==> flow/design.v <==
module switch_logic (
    input  logic [15:0] switches_inputs,
    output logic [15:0] switches_outputs 
);
    assign switches_outputs[15:8] = ~switches_inputs[15:8]; 
    assign switches_outputs[7:1]  = switches_inputs[7:1];
    assign switches_outputs[0]    = switches_inputs[1] & switches_inputs[0]; 
endmodule
module lab_1b_top_level (
    input  logic [15:0] switches_inputs,  
    output logic [15:0] led,  
    input  logic        clk,
    input  logic        reset,
    output logic        CA, CB, CC, CD, CE, CF, CG, DP,
    output logic        AN1, AN2, AN3, AN4
);
    logic [15:0] switches_outputs;
    switch_logic SWITCHES (
         .switches_inputs(switches_inputs),
         .switches_outputs(switches_outputs)
    );
    seven_segment_display_subsystem SEVEN_SEG(
        .clk(clk),
        .reset(reset),
        .sec_dig1(switches_outputs[3:0]),
        .sec_dig2(switches_outputs[7:4]),
        .min_dig1(switches_outputs[11:8]),
        .min_dig2(switches_outputs[15:12]),
        .CA(CA), .CB(CB), .CC(CC), .CD(CD), .CE(CE), .CF(CF), .CG(CG),
        .DP(DP),
        .AN1(AN1), .AN2(AN2), .AN3(AN3), .AN4(AN4)
    );
    assign led = switches_outputs;
endmodule
module digit_multiplexor (
    input  logic [3:0] sec_dig1,
    input  logic [3:0] sec_dig2,
    input  logic [3:0] min_dig1,
    input  logic [3:0] min_dig2,
    input  logic [3:0] selector,
    input  logic [3:0] decimal_point, 
    output logic [3:0] time_digit,
    output logic       dp_in
);
    always_comb begin
        case (selector)
            4'b0001: time_digit = sec_dig1;    
            4'b0010: time_digit = sec_dig2;    
            4'b0100: time_digit = min_dig1;    
            4'b1000: time_digit = min_dig2;    
            default: time_digit = 4'b0000;     
        endcase
    end
    always_comb begin
        case (selector)
            4'b0001: dp_in = decimal_point[0];    
            4'b0010: dp_in = decimal_point[1];    
            4'b0100: dp_in = decimal_point[2];    
            4'b1000: dp_in = decimal_point[3];    
            default: dp_in = 0;     
        endcase
    end
endmodule
module seven_segment_decoder (
    output logic       CA,
    output logic       CB,
    output logic       CC,
    output logic       CD,
    output logic       CE,
    output logic       CF,
    output logic       CG,
    output logic       DP,
    input  logic       dp_in,
    input  logic [3:0] data
);
    logic [6:0] decoded_bits;
    always_comb begin
        case (data)                  
            4'b0000: decoded_bits = 7'b1111110;  
            4'b0001: decoded_bits = 7'b0110000;  
            4'b0010: decoded_bits = 7'b1101101;  
            4'b0011: decoded_bits = 7'b1111001;  
            4'b0100: decoded_bits = 7'b0110011;  
            4'b0101: decoded_bits = 7'b1011011;  
            4'b0110: decoded_bits = 7'b1011111;  
            4'b0111: decoded_bits = 7'b1110000;  
            4'b1000: decoded_bits = 7'b1111111;  
            4'b1001: decoded_bits = 7'b1111011;  
            4'b1010: decoded_bits = 7'b1110111;  
            4'b1011: decoded_bits = 7'b1111111;  
            4'b1100: decoded_bits = 7'b1001110;  
            4'b1101: decoded_bits = 7'b1111110;  
            4'b1110: decoded_bits = 7'b1001111;  
            4'b1111: decoded_bits = 7'b1000111;  
            default: decoded_bits = 7'b0000000;  
        endcase                      
    end                              
    assign DP = ~dp_in;  
    assign CA = ~decoded_bits[6];
    assign CB = ~decoded_bits[5];
    assign CC = ~decoded_bits[4];
    assign CD = ~decoded_bits[3];
    assign CE = ~decoded_bits[2];
    assign CF = ~decoded_bits[1];
    assign CG = ~decoded_bits[0];
endmodule
module seven_segment_digit_selector (
    input logic        clk,
    input logic        reset,
    output logic [3:0] digit_select,
    output logic [3:0] an_outputs
);
    logic [3:0] d, q;
    logic [16:0] count;
    always_ff @(posedge clk) begin
        if (reset) begin
            count <= 17'b0;
        end else begin
            count <= count + 1;
        end
    end
    always_ff @(posedge clk) begin
        if (reset) begin
            q <= 4'b1111;
        end else if (count == 17'b0) begin
            if (q[0] && q[1]) begin
                q <= 4'b1000;
            end else begin
                q <= d;
            end
        end
    end
    assign d[0] = q[3];
    assign d[1] = q[0];
    assign d[2] = q[1];
    assign d[3] = q[2];
    assign digit_select = q;
    assign an_outputs = ~q;
endmodule
module seven_segment_display_subsystem (
    input  logic        clk,
    input  logic        reset,
    input  logic [3:0]  sec_dig1,  
    input  logic [3:0]  sec_dig2,  
    input  logic [3:0]  min_dig1,  
    input  logic [3:0]  min_dig2,  
    input  logic [3:0] decimal_point, 
    output logic        CA, CB, CC, CD, CE, CF, CG, DP,  
    output logic        AN1, AN2, AN3, AN4  
);
    logic [3:0] digit_to_display;
    logic [3:0] digit_select;
    logic [3:0] an_outputs;
    logic       in_DP, out_DP;
    digit_multiplexor DIGIT_MUX (
        .sec_dig1(  sec_dig1),   
        .sec_dig2(  sec_dig2),   
        .min_dig1(  min_dig1),   
        .min_dig2(  min_dig2),   
        .selector(  digit_select),  
        .decimal_point(decimal_point),
        .time_digit(digit_to_display),   
        .dp_in(in_DP)  
    );
    seven_segment_digit_selector DIGIT_SELECTOR (
        .clk(         clk),          
        .reset(       reset),        
        .digit_select(digit_select),  
        .an_outputs(  an_outputs)    
    );
    seven_segment_decoder SEG_DECODER (
        .data( digit_to_display),  
        .dp_in( in_DP),            
        .CA( CA), .CB( CB), .CC( CC), .CD( CD), .CE( CE), .CF( CF), .CG( CG),  
        .DP( out_DP)               
    );
    assign AN1 = an_outputs[0];
    assign AN2 = an_outputs[1];
    assign AN3 = an_outputs[2];
    assign AN4 = an_outputs[3];
    assign DP = out_DP;   
endmodule
Step by step through the tools: lab_1b_top_level
What the tools print for lab_1b_top_level, step after step.
Line numbers count from 1 in the design file above.
Operators: Yosys type, input widths -> output width; for muxes data width and select width s.
Not given: --
Design
  design top: lab_1b_top_level
  clock input: clk
  cell library: sky130hd
  corner: tt_025C_1v80

Word-level counts
Yosys after proc, flatten, opt, wreduce and memory -nomap, before mapping. Enables and synchronous resets that opt folds into registers are not counted as muxes. Memory bits, and registers merged into a memory's read port (data or address), are not among the register bits. Print and check cells are not counted. Equal cells are merged and count once.
Yosys's memory passes give these memory sizes; they may raise the number of words (mostly to a power of two), join words into wider ones and drop unused or constant bits.
Bit counts
  memories: 1
  ROM bits: 112
  cells after elaboration: 24
  bits in registers: 21
  output and inout port bits: 28
Memory list
  (name not given): words 16, bits a word 7, rd ports 1, wr ports 0, RTL line 78  | case (data)
Cells by class
  equality and inequality tests: 4
  mux-type cells: 3
  reductions and logical operators: 2
  bitwise operators: 11
  add/sub/neg operators: 1
Operator list (number)
  $add 17x1->17 const B: 1
  $logic_not 17->1: 1
  $pmux 4 s4: 1
  $not 1->1: 8
  $not 8->8: 1
  $eq 4x1->1 const B: 1
  $eq 4x2->1 const B: 1
  $eq 4x3->1 const B: 1
  $eq 4x4->1 const B: 1
  $not 4->4: 1
  $pmux 1 s4: 1
  $mux 4: 1
  $and 1x1->1: 1
  $logic_and 1x1->1: 1

Depth
Depth = most cells in a row (Yosys ltp): at word level without a register or memory, in the mapped netlist without a sequential cell, where the memories' decode and read muxes count.
Logic depth
  depth in word-level cells: 3
  ABC_AREA: 1
  gate-level depth with buffers: 11
  depth with buffers taken out: 11

Netlist
Source: synth_stat.txt of the flow (Yosys; design flattened, memories mapped). It holds for the ABC_AREA given above (unset counts as 0); a run with the other value may have another netlist.
Mapped netlist
  flip-flops: 21
  sequential part of the area: 420.4 um^2
  mapped area: 1423.9 um^2
  cell count: 227
Cells by type
  sky130_fd_sc_hd__dfxtp_1: number 21, total area 420.403 um^2
  sky130_fd_sc_hd__nand2_1: number 40, total area 150.144 um^2
  sky130_fd_sc_hd__nand3_1: number 28, total area 140.134 um^2
  sky130_fd_sc_hd__inv_1: number 36, total area 135.13 um^2
  sky130_fd_sc_hd__nor2_1: number 23, total area 86.333 um^2
  sky130_fd_sc_hd__a21oi_1: number 17, total area 85.082 um^2
  sky130_fd_sc_hd__ha_1: number 5, total area 62.56 um^2
  sky130_fd_sc_hd__nor2_2: number 10, total area 62.56 um^2
  sky130_fd_sc_hd__buf_4: number 8, total area 60.058 um^2
  sky130_fd_sc_hd__o21ai_0: number 12, total area 60.058 um^2
  sky130_fd_sc_hd__nand4_1: number 6, total area 37.536 um^2
  sky130_fd_sc_hd__o21ai_1: number 4, total area 20.019 um^2
  sky130_fd_sc_hd__inv_2: number 5, total area 18.768 um^2
  sky130_fd_sc_hd__o211ai_1: number 2, total area 15.014 um^2
  sky130_fd_sc_hd__nand4_2: number 1, total area 12.512 um^2
  sky130_fd_sc_hd__nor2_4: number 1, total area 11.261 um^2
  sky130_fd_sc_hd__nand3_2: number 1, total area 10.01 um^2
  sky130_fd_sc_hd__nor3_1: number 2, total area 10.01 um^2
Other cell types: 4; their cells: 5.

Timing after synthesis
Source: OpenSTA report_checks on the synthesized netlist (no wires, ideal clock, input and output delay 20% of the period each), path of least setup slack; recovery checks are left aside. Register names are those of the netlist, which keeps one name where synthesis merged equal registers.
Path after synthesis
  path kind: input to output
  from: in switches_inputs[0]
  to: out CD
  arrival: 1.553 ns
  path buffers: 0
  delay of the path: 1.059 ns
  output delay: 0.494 ns
  stages on the path: 11
  external input delay: 0.494 ns
  period: 2.47 ns
  setup slack: 0.423 ns
  time at the first pin: 0.494 ns
  period reached after synthesis: 2.047 ns
"delay of the path" is the arrival time less input delay plus setup time.
A path that ends at an output port has no setup time.
"stages on the path": output pins that drive a net of the path, with the launching flip-flop's if there is one; two outputs of one cell count as two.
"period reached after synthesis" = period - worst setup slack (recovery checks aside). The figure is calculated, with input and output delays left at 20% of the set period.
Between the ends stands the longest chain of elaborated cells between them, by number of cells; it is not shown to be the way that was timed. Of several equally long chains one is given.
A line is the first line of the expression or statement that the cell stems from. Yosys adds cells for indexed reads and writes and turns some case tables into memories.
The chain passes a memory read, where the word-level depth is cut; so it can be longer than that depth.
On the way, after synthesis
  path through: sky130_fd_sc_hd__nand2_1 sky130_fd_sc_hd__inv_1 sky130_fd_sc_hd__nand3_1 sky130_fd_sc_hd__nand2_1 sky130_fd_sc_hd__nor2_2 sky130_fd_sc_hd__inv_2 sky130_fd_sc_hd__ha_1 sky130_fd_sc_hd__nor2_2 sky130_fd_sc_hd__nor2_1 sky130_fd_sc_hd__nand2_1 sky130_fd_sc_hd__nand2_1
  cells in the longest elaborated chain: 4
  elaborated cells between the ends (all ways): 4
  classes of those cells: mux (1); logic (2); memory (1)
Ends and longest elaborated chain, after synthesis
  start, declared: RTL line 10  | input  logic [15:0] switches_inputs,
  $and 1x1->1: RTL line 7  | assign switches_outputs[0]    = switches_inputs[1] & switches_inputs[0];
  $pmux 4 s4: RTL line 46  | case (selector)
  $mem_v2 16x7: RTL line 78  | case (data)
  $not 1->1: RTL line 102  | assign CD = ~decoded_bits[3];
  end, declared: RTL line 14  | output logic        CA, CB, CC, CD, CE, CF, CG, DP,
Nets of the timed path that keep an RTL name, with a line that drives or declares them; the list need not be complete.
Named nets, after synthesis (RTL line)
  led[0]: 7

Worst path after layout
From the final timing report of run 2: the path of least setup slack in the routed layout; clock arrival at registers is part of the times.
Path post-layout
  path kind: register to output
  from: reg SEVEN_SEG.DIGIT_SELECTOR.q[0]
  to: out CD
  setup slack: -0.48 ns
  stages on the path: 12
  arrival: 1.76 ns
  time at the first pin: 0.26 ns
  path buffers: 3
  output delay: 0.32 ns
  period: 1.59 ns
Between the ends stands the longest chain of elaborated cells between them, by number of cells; it is not shown to be the way that was timed. Of several equally long chains one is given.
The chain passes a memory read, where the word-level depth is cut; so it can be longer than that depth.
At most two assigning lines are given for a register; there are more.
On the way, post-layout
  path through: sky130_fd_sc_hd__dfxtp_4 sky130_fd_sc_hd__nor2_4 sky130_fd_sc_hd__buf_6 sky130_fd_sc_hd__nand3_4 sky130_fd_sc_hd__nand2_4 sky130_fd_sc_hd__nor2_4 sky130_fd_sc_hd__buf_4 sky130_fd_sc_hd__nand3_2 sky130_fd_sc_hd__nand2_1 sky130_fd_sc_hd__nand2_1 sky130_fd_sc_hd__nand2_2 sky130_fd_sc_hd__buf_6
  cells in the longest elaborated chain: 4
  elaborated cells between the ends (all ways): 7
  classes of those cells: eq/ne (4); mux (1); logic (1); memory (1)
Ends and longest elaborated chain, post-layout
  start, declared: RTL line 113  | logic [3:0] d, q;
  start, assigned: RTL line 124  | q <= 4'b1111;
  start, assigned: RTL line 129  | q <= d;
  $eq 4x4->1: RTL line 46  | case (selector)
  $pmux 4 s4: RTL line 46
  $mem_v2 16x7: RTL line 78  | case (data)
  $not 1->1: RTL line 102  | assign CD = ~decoded_bits[3];
  end, declared: RTL line 14  | output logic        CA, CB, CC, CD, CE, CF, CG, DP,

==> runs of lab_1b_top_level <==
lab_1b_top_level through Yosys and OpenROAD on sky130hd: 2 stored runs, unordered, with their settings and measured results. The constraints put input and output delay at 20% of the set period each and load the outputs with 0.01 pF.
"achieved clock period (ns)" is the run's clock period less its worst setup slack. It is reckoned from that one timing run; input and output delays stay at 20% of the period that was set.
"worst setup path time (ns)" is the time allowed to the run's worst setup path (the clock period less input and output delay, where it has them) less its slack. Clock arrival times count: a late capture clock shortens it, a late launch clock lengthens it.
By "finish__power__total" is meant OpenSTA's value without simulated activity: inputs other than the clock are taken to toggle once in ten clock periods, and the tool carries that through the logic.

settings of run 1
{
  "period_ns": 3.35,
  "CORE_UTILIZATION": 72,
  "PLACE_DENSITY_LB_ADDON": 0.28,
  "CORE_ASPECT_RATIO": 0.51,
  "GPL_TIMING_DRIVEN": 1,
  "GPL_ROUTABILITY_DRIVEN": 1,
  "CAP_MARGIN": 0,
  "MIN_ROUTING_LAYER": "met2",
  "MAX_ROUTING_LAYER": "met5",
  "CORE_MARGIN": 2,
  "SLEW_MARGIN": 20
}
report of run 1: did not finish, place, FLW-0024

settings of run 2
{
  "period_ns": 1.59,
  "CORE_UTILIZATION": 32,
  "PLACE_DENSITY_LB_ADDON": 0.24,
  "CORE_ASPECT_RATIO": 1.68,
  "TNS_END_PERCENT": 65,
  "ABC_AREA": 1,
  "CTS_CLUSTER_SIZE": 90,
  "CAP_MARGIN": 0,
  "SLEW_MARGIN": 10,
  "CORE_MARGIN": 2
}
report of run 2
yosys chip area after synthesis (um^2): 1423.9
finish__design__die__area: 5017.4
finish__design__instance__area__stdcell: 2404.8
finish__design__instance__utilization: 0.5586
finish__timing__setup__ws: -0.485
finish__timing__setup__tns: -2.923
finish__timing__hold__ws: 0.467
finish__power__total: 1.438e-03
achieved clock period (ns): 2.075
worst setup path time (ns): 1.76
worst setup path kind: register to output
